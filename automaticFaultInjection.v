==> flow/design.v <==
module myModule(readerClockActive, C, D, V, clock, three, faultLED, rstLED, doneLED);
        output reg rstLED;
        input wire clock;
        input wire D;
        output reg V;
        output reg readerClockActive;
        output reg C;
        output reg three;
        output reg faultLED;
        output reg doneLED;
        integer regClockCounter = 0;
        integer prevOneCount = 0;
        integer numOneBlocks = 0;
        integer prevZeroCount = 0;
        integer numZeroBlocks = 0;
        integer numFPGAClocks = 0;
        integer threeConsecutive = 0;
        integer timeUp = 0;
        integer timeDown = 0;
        reg firstTime = 0;
        integer incrementCount = 0;
        reg hasBeenActive = 0;
        reg prevRST = 0;
        integer lowVal = 6500000;
        integer highVal =6500100;
        always @ (posedge clock)
        begin
                V<=1;
                if(timeUp<lowVal || timeUp>highVal)
                begin
                        faultLED <= 0;
                        if((regClockCounter>=10 && regClockCounter<=14) || (regClockCounter>=23 || regClockCounter<=1))
                        begin
                                C <= 1;
                        end else
                        begin
                                C <= 0;
                        end    
                end
                if(timeUp>=lowVal && timeUp<=highVal)
                begin
                        faultLED <= 1;
                        rstLED <= 0;
                        if((regClockCounter>=2 && regClockCounter<=3) || (regClockCounter>=5 && regClockCounter<=6) ||
                           (regClockCounter>=8 && regClockCounter<=9) || (regClockCounter>=12 && regClockCounter <=13) ||
                           (regClockCounter>=15 && regClockCounter<=16) || (regClockCounter>=18 && regClockCounter<=19) ||
                           (regClockCounter>=21 && regClockCounter<=22) || (regClockCounter>=24 && regClockCounter<=25))
                        begin
                                C <= 1;
                        end else
                        begin
                                C <= 0;
                        end    
                end
                if(regClockCounter<25)
                begin
                        regClockCounter <= regClockCounter + 1;
                end else
                begin
                        regClockCounter <= 0;
                end
                if(D==0)
                begin
                        prevZeroCount <= prevZeroCount + 1;
                        prevOneCount <= 0;
                end
                if(D==1)
                begin
                        prevOneCount <= prevOneCount + 1;
                        prevZeroCount <= 0;
                end
                if(prevOneCount > 3)
                begin
                        prevOneCount <= 0;
                        prevZeroCount <= 0;
                        numOneBlocks <= numOneBlocks + 1;
                end
                if(prevZeroCount > 3)
                begin
                        prevZeroCount <= 0;
                        prevOneCount <= 0;
                        numZeroBlocks <= numZeroBlocks + 1;
                end
                if(numFPGAClocks < 1000)
                begin
                        numFPGAClocks <= numFPGAClocks + 1;
                end
                if(numFPGAClocks == 1000 && (numOneBlocks < 3 || numZeroBlocks < 3))
                begin
                        readerClockActive <= 0;
                        numOneBlocks <= 0;
                        numZeroBlocks <= 0;
                        numFPGAClocks <= 0;
                        threeConsecutive <= 0;
                        timeDown <= timeDown + 1;
                end
                if(numFPGAClocks == 1000 && numOneBlocks > 2 && numZeroBlocks > 2)
                begin
                        readerClockActive <= 1;
                        numOneBlocks <= 0;
                        numZeroBlocks <= 0;
                        numFPGAClocks <= 0;
                        threeConsecutive <= threeConsecutive + 1;
                        timeDown <= 0;
                end
                if(threeConsecutive >= 3)
                begin
                        three <= 1;
                        hasBeenActive <= 1;
                        if(firstTime==0)
                        begin
                                firstTime <= 1;
                        end
                end else
                begin
                        three <= 0;
                end
                if(timeDown >= 200000)
                begin
                        rstLED <= 1;
                        hasBeenActive <= 0;
                        timeUp <= 0;
                end
                if(prevRST==0 && rstLED==1 && firstTime!=0)
                begin
                        lowVal <= lowVal + 10000;
                        highVal <= highVal + 10000;
                        incrementCount <= incrementCount + 1;
                end
                if(rstLED==0)
                begin
                        prevRST <= 0;
                end else
                begin
                        prevRST <= 1;
                end
                if(incrementCount>4536)
                begin
                        doneLED <= 1;
                end else
                begin
                        doneLED <= 0;
                end
                if(hasBeenActive == 1)
                begin
                        timeUp <= timeUp + 1;
                end else
                begin
                        timeUp <= 0;
                end
        end
endmodule
Tool chain data of myModule
Tool output for the design above, in the order of the flow. Line numbers count from 1 in the design file above. Operators: Yosys type, input widths -> output width; for muxes data width and select width s. Library cell names are shortened. The mark - stands for no value.

Design top: myModule. Clock port: clock. Cell library: sky130hd. Corner: tt_025C_1v80.

Word-level counts
Source: Yosys, flattened and elaborated, memories not mapped. Widths are those after wreduce. Registers that Yosys merges into a memory's read port (data or address) are not register bits. Print and check cells do not count.

Word-level cells: 111. The entry for bits in registers reads 393.

The entry for bitwise gates (word level) reads 2. The entry for eq/ne operators reads 1. For $add $sub $neg the number is 12. The entry for reductions and logical operators reads 31. For $lt $le $gt $ge the number is 35. The figure for multiplexer cells is 9.

Operator list (count): $add 32x2->32 const B (10); $gt 32x3->1 const B (4); $ge 32x5->1 const B (4); $ge 32x6->1 const B (4); $le 32x6->1 const B (4); $le 32x5->1 const B (3); $add 32x15->32 const B (2); $ge 32x3->1 const B (2); $lt 32x3->1 const B (2); $mux 32 (2); $lt 32x11->1 const B (1); $eq 32x11->1 const B (1); $gt 32x14->1 const B (1); $ge 32x19->1 const B (1); $le 32x2->1 const B (1); $le 32x3->1 const B (1); $ge 32x32->1 (1); $gt 32x32->1 (1); $le 32x32->1 (1); $lt 32x32->1 (1); $ge 32x4->1 const B (1); $le 32x4->1 const B (1); $lt 32x6->1 const B (1); $logic_and 1x1->1 (15); $logic_or 1x1->1 (11); $mux 1 (7); $reduce_or 3->1 (2); $reduce_bool 2->1 (2).

Other operator kinds: 2; their cells: 3.

Longest topological paths
Depth = most cells in a row (Yosys ltp): at word level without a register or memory, in the mapped netlist without a sequential cell, where the memories' decode and read muxes count.

The figure for depth after elaboration is 11. The entry for ABC_AREA reads 0. The entry for depth in mapped cells reads 9. Gate-level depth less buffers: 9.

Synthesis result
Source: synth_stat.txt of the flow (Yosys; design flattened, memories mapped). It holds for the ABC_AREA given above (unset counts as 0); a run with the other value may have another netlist. The area totals of this step are shown rounded.

Cell types: dfxtp_1 (count 263, area in all 5265.05 sq um); edfxtp_1 (count 122, area in all 3.66E+03 sq um); xnor2_1 (count 203, area in all 1.78E+03 sq um); nor2_1 (count 314, area in all 1178.63 sq um); xor2_1 (count 124, area in all 1.09E+03 sq um); ha_1 (count 78, area in all 975.936 sq um); nand2_1 (count 165, area in all 619.344 sq um); nand3_1 (count 113, area in all 565.542 sq um); nand4_1 (count 85, area in all 531.76 sq um); inv_1 (count 114, area in all 427.91 sq um); nor4_1 (count 64, area in all 400.384 sq um); a21oi_1 (count 54, area in all 270.259 sq um); and3_1 (count 42, area in all 262.752 sq um); nor3_1 (count 50, area in all 250.24 sq um); and2_1 (count 37, area in all 231.472 sq um); and4_1 (count 26, area in all 227.718 sq um); o21ai_0 (count 42, area in all 210.202 sq um); or3_1 (count 27, area in all 168.912 sq um).

Not listed: further types 45, cells in them 164.

The figure for cell area after synthesis is 19300 sq um. For cell count the number is 2087. The figure for sequential area is 8930 sq um. Under flip-flops stands 385.

Timing after synthesis
Source: OpenSTA report_checks on the synthesized netlist (no wires, ideal clock, input and output delay 20% of the period each), path of least setup slack; recovery checks are left aside. Register names are those of the netlist, which keeps one name where synthesis merged equal registers.

Kind: register to register. Start point: reg rstLED. End point: reg highVal[10]. Clock period: 9.45 ns. The entry for data arrival time reads 6.821 ns. Under driving pins on the path stands 3. The figure for delay of the path is 7.482 ns. Path slack: 1.967 ns. The entry for required time reads 8.789 ns. For launch time at the first pin the number is 0.000 ns. Under buffers on the path stands 0. Synthesis period reached: 7.483 ns.

"delay of the path" is the arrival time less input delay plus setup time. "driving pins on the path" counts driving pins, that of a launching flip-flop among them; a cell with two outputs on the path counts twice. "synthesis period reached" = period - worst setup slack (recovery checks aside). The figure is calculated, with input and output delays left at 20% of the set period. Between the ends stands the longest chain of elaborated cells between them, by number of cells; it is not shown to be the way that was timed. Of several equally long chains one is given. Each line given opens the expression or statement behind the cell; cells for indexed reads and writes are added by Yosys, which also makes memories of some case tables.

Cell sequence: dfxtp_1 -> inv_1 -> nor3b_1. The entry for cells in the longest elaborated chain reads 2. Elaborated cells on any way between the ends: 2. Those cells by class: 2 x reduce/logical.

RTL lines, path post-synthesis: start, declared (RTL line 2) `output reg rstLED;`; start, assigned (RTL line 43) `rstLED <= 0;`; start, assigned (RTL line 120) `rstLED <= 1;`; $logic_and 1x1->1 (2 in a row) (RTL line 124) `if(prevRST==0 && rstLED==1 && firstTime!=0)`; end, assigned (RTL line 127) `highVal <= highVal + 10000;`; end, declared (RTL line 25) `integer highVal =6500100;`.

Worst path after layout
Path of least setup slack in the final report of run A (OpenROAD, finished layout, wires in). Where an end is a register, its clock arrival counts in the times.

Kind: register to register. Start point: reg numOneBlocks[7]. End point: reg threeConsecutive[22]. The entry for required time reads 6.39 ns. Clock period: 6.19 ns. Under driving pins on the path stands 7. The entry for data arrival time reads 3.78 ns. Under buffers on the path stands 1. Path slack: 2.61 ns. For launch time at the first pin the number is 0.56 ns.

Between the ends stands the longest chain of elaborated cells between them, by number of cells; it is not shown to be the way that was timed. Of several equally long chains one is given. At most two assigning lines are given for a register; there are more. The path ends at the enable pin of a flip-flop; only ways to that pin are counted.

Cell sequence: dfxtp_1 -> nor4_1 -> nand4_1 -> nor4_1 -> o21ai_2 -> nand2_4 -> buf_4. The entry for cells in the longest elaborated chain reads 4. Elaborated cells on any way between the ends: 7. Those cells by class: 2 x compare; 5 x reduce/logical.

RTL lines, path after layout: start, declared (RTL line 13) `integer numOneBlocks = 0;`; start, assigned (RTL line 76) `numOneBlocks <= numOneBlocks + 1;`; start, assigned (RTL line 91) `numOneBlocks <= 0;`; $lt 32x3->1 (RTL line 88) `if(numFPGAClocks == 1000 && (numOneBlocks < 3 || numZeroBlocks < 3))`; $logic_or 1x1->1 (RTL line 88); $logic_and 1x1->1 (RTL line 88); $reduce_bool 2->1; end, assigned (RTL line 94) `threeConsecutive <= 0;`; end, assigned (RTL line 103) `threeConsecutive <= threeConsecutive + 1;`; end, declared (RTL line 17) `integer threeConsecutive = 0;`.

## Implementation results

Record of 2 stored runs of the RTL-to-layout flow on myModule, platform sky130hd. The runs are unordered. Constraints: input delay and output delay 20% of the set period each, output load 0.01 pF. "achieved period" = clock period - worst setup slack. The figure is calculated, with input and output delays left at 20% of the set period. By "time on the worst setup path" is meant the share of the clock period that the worst setup path is allowed (20% is reserved at inputs, 20% at outputs), minus its slack. Clock arrival times at its registers enter into it. By "power consumption" is meant OpenSTA's value without simulated activity: inputs other than the clock are taken to toggle once in ten clock periods, and the tool carries that through the logic. Values from the reports are rounded here.

Run A has these settings: period_ns 6.19; CORE_UTILIZATION 45; PLACE_DENSITY_LB_ADDON 0.04; CORE_ASPECT_RATIO 1.4; TNS_END_PERCENT 45; GPL_TIMING_DRIVEN 1; GPL_ROUTABILITY_DRIVEN 0; CAP_MARGIN 10; SLEW_MARGIN 25; CORE_MARGIN 2. The standard-cell area after layout stands at 21,300 sq um. The power consumption reads 5.36 mW. The measured achieved period is 3.579 ns. The setup total negative slack is 0.000 ns. The time on the worst setup path is 3.58 ns. Kind of the worst setup path: register to register. The worst-case hold slack stands at 0.412 ns. The measured area of the synthesized netlist is 19,300 sq um. The utilization after routing reads 50.5 %. The die outline area is 44,500 sq um. The measured worst setup slack after layout is 2.61 ns.

Run B has these settings: period_ns 9.51; CORE_UTILIZATION 43; SETUP_SLACK_MARGIN 0.44; PLACE_DENSITY 0.83; CORE_ASPECT_RATIO 1.16; ABC_AREA 0; CTS_CLUSTER_SIZE 85; CTS_CLUSTER_DIAMETER 274; CAP_MARGIN 20; CORE_MARGIN 2; SLEW_MARGIN 20. The standard-cell area after layout stands at 20,300 sq um. The power consumption reads 2.49 mW. The measured achieved period is 3.472 ns. The setup total negative slack is 0.000 ns. The time on the worst setup path is 1.57 ns. Kind of the worst setup path: register to output. The worst-case hold slack stands at 0.396 ns. The measured area of the synthesized netlist is 19,300 sq um. The utilization after routing reads 45.8 %. The die outline area is 46,600 sq um. The measured worst setup slack after layout is 6.04 ns.
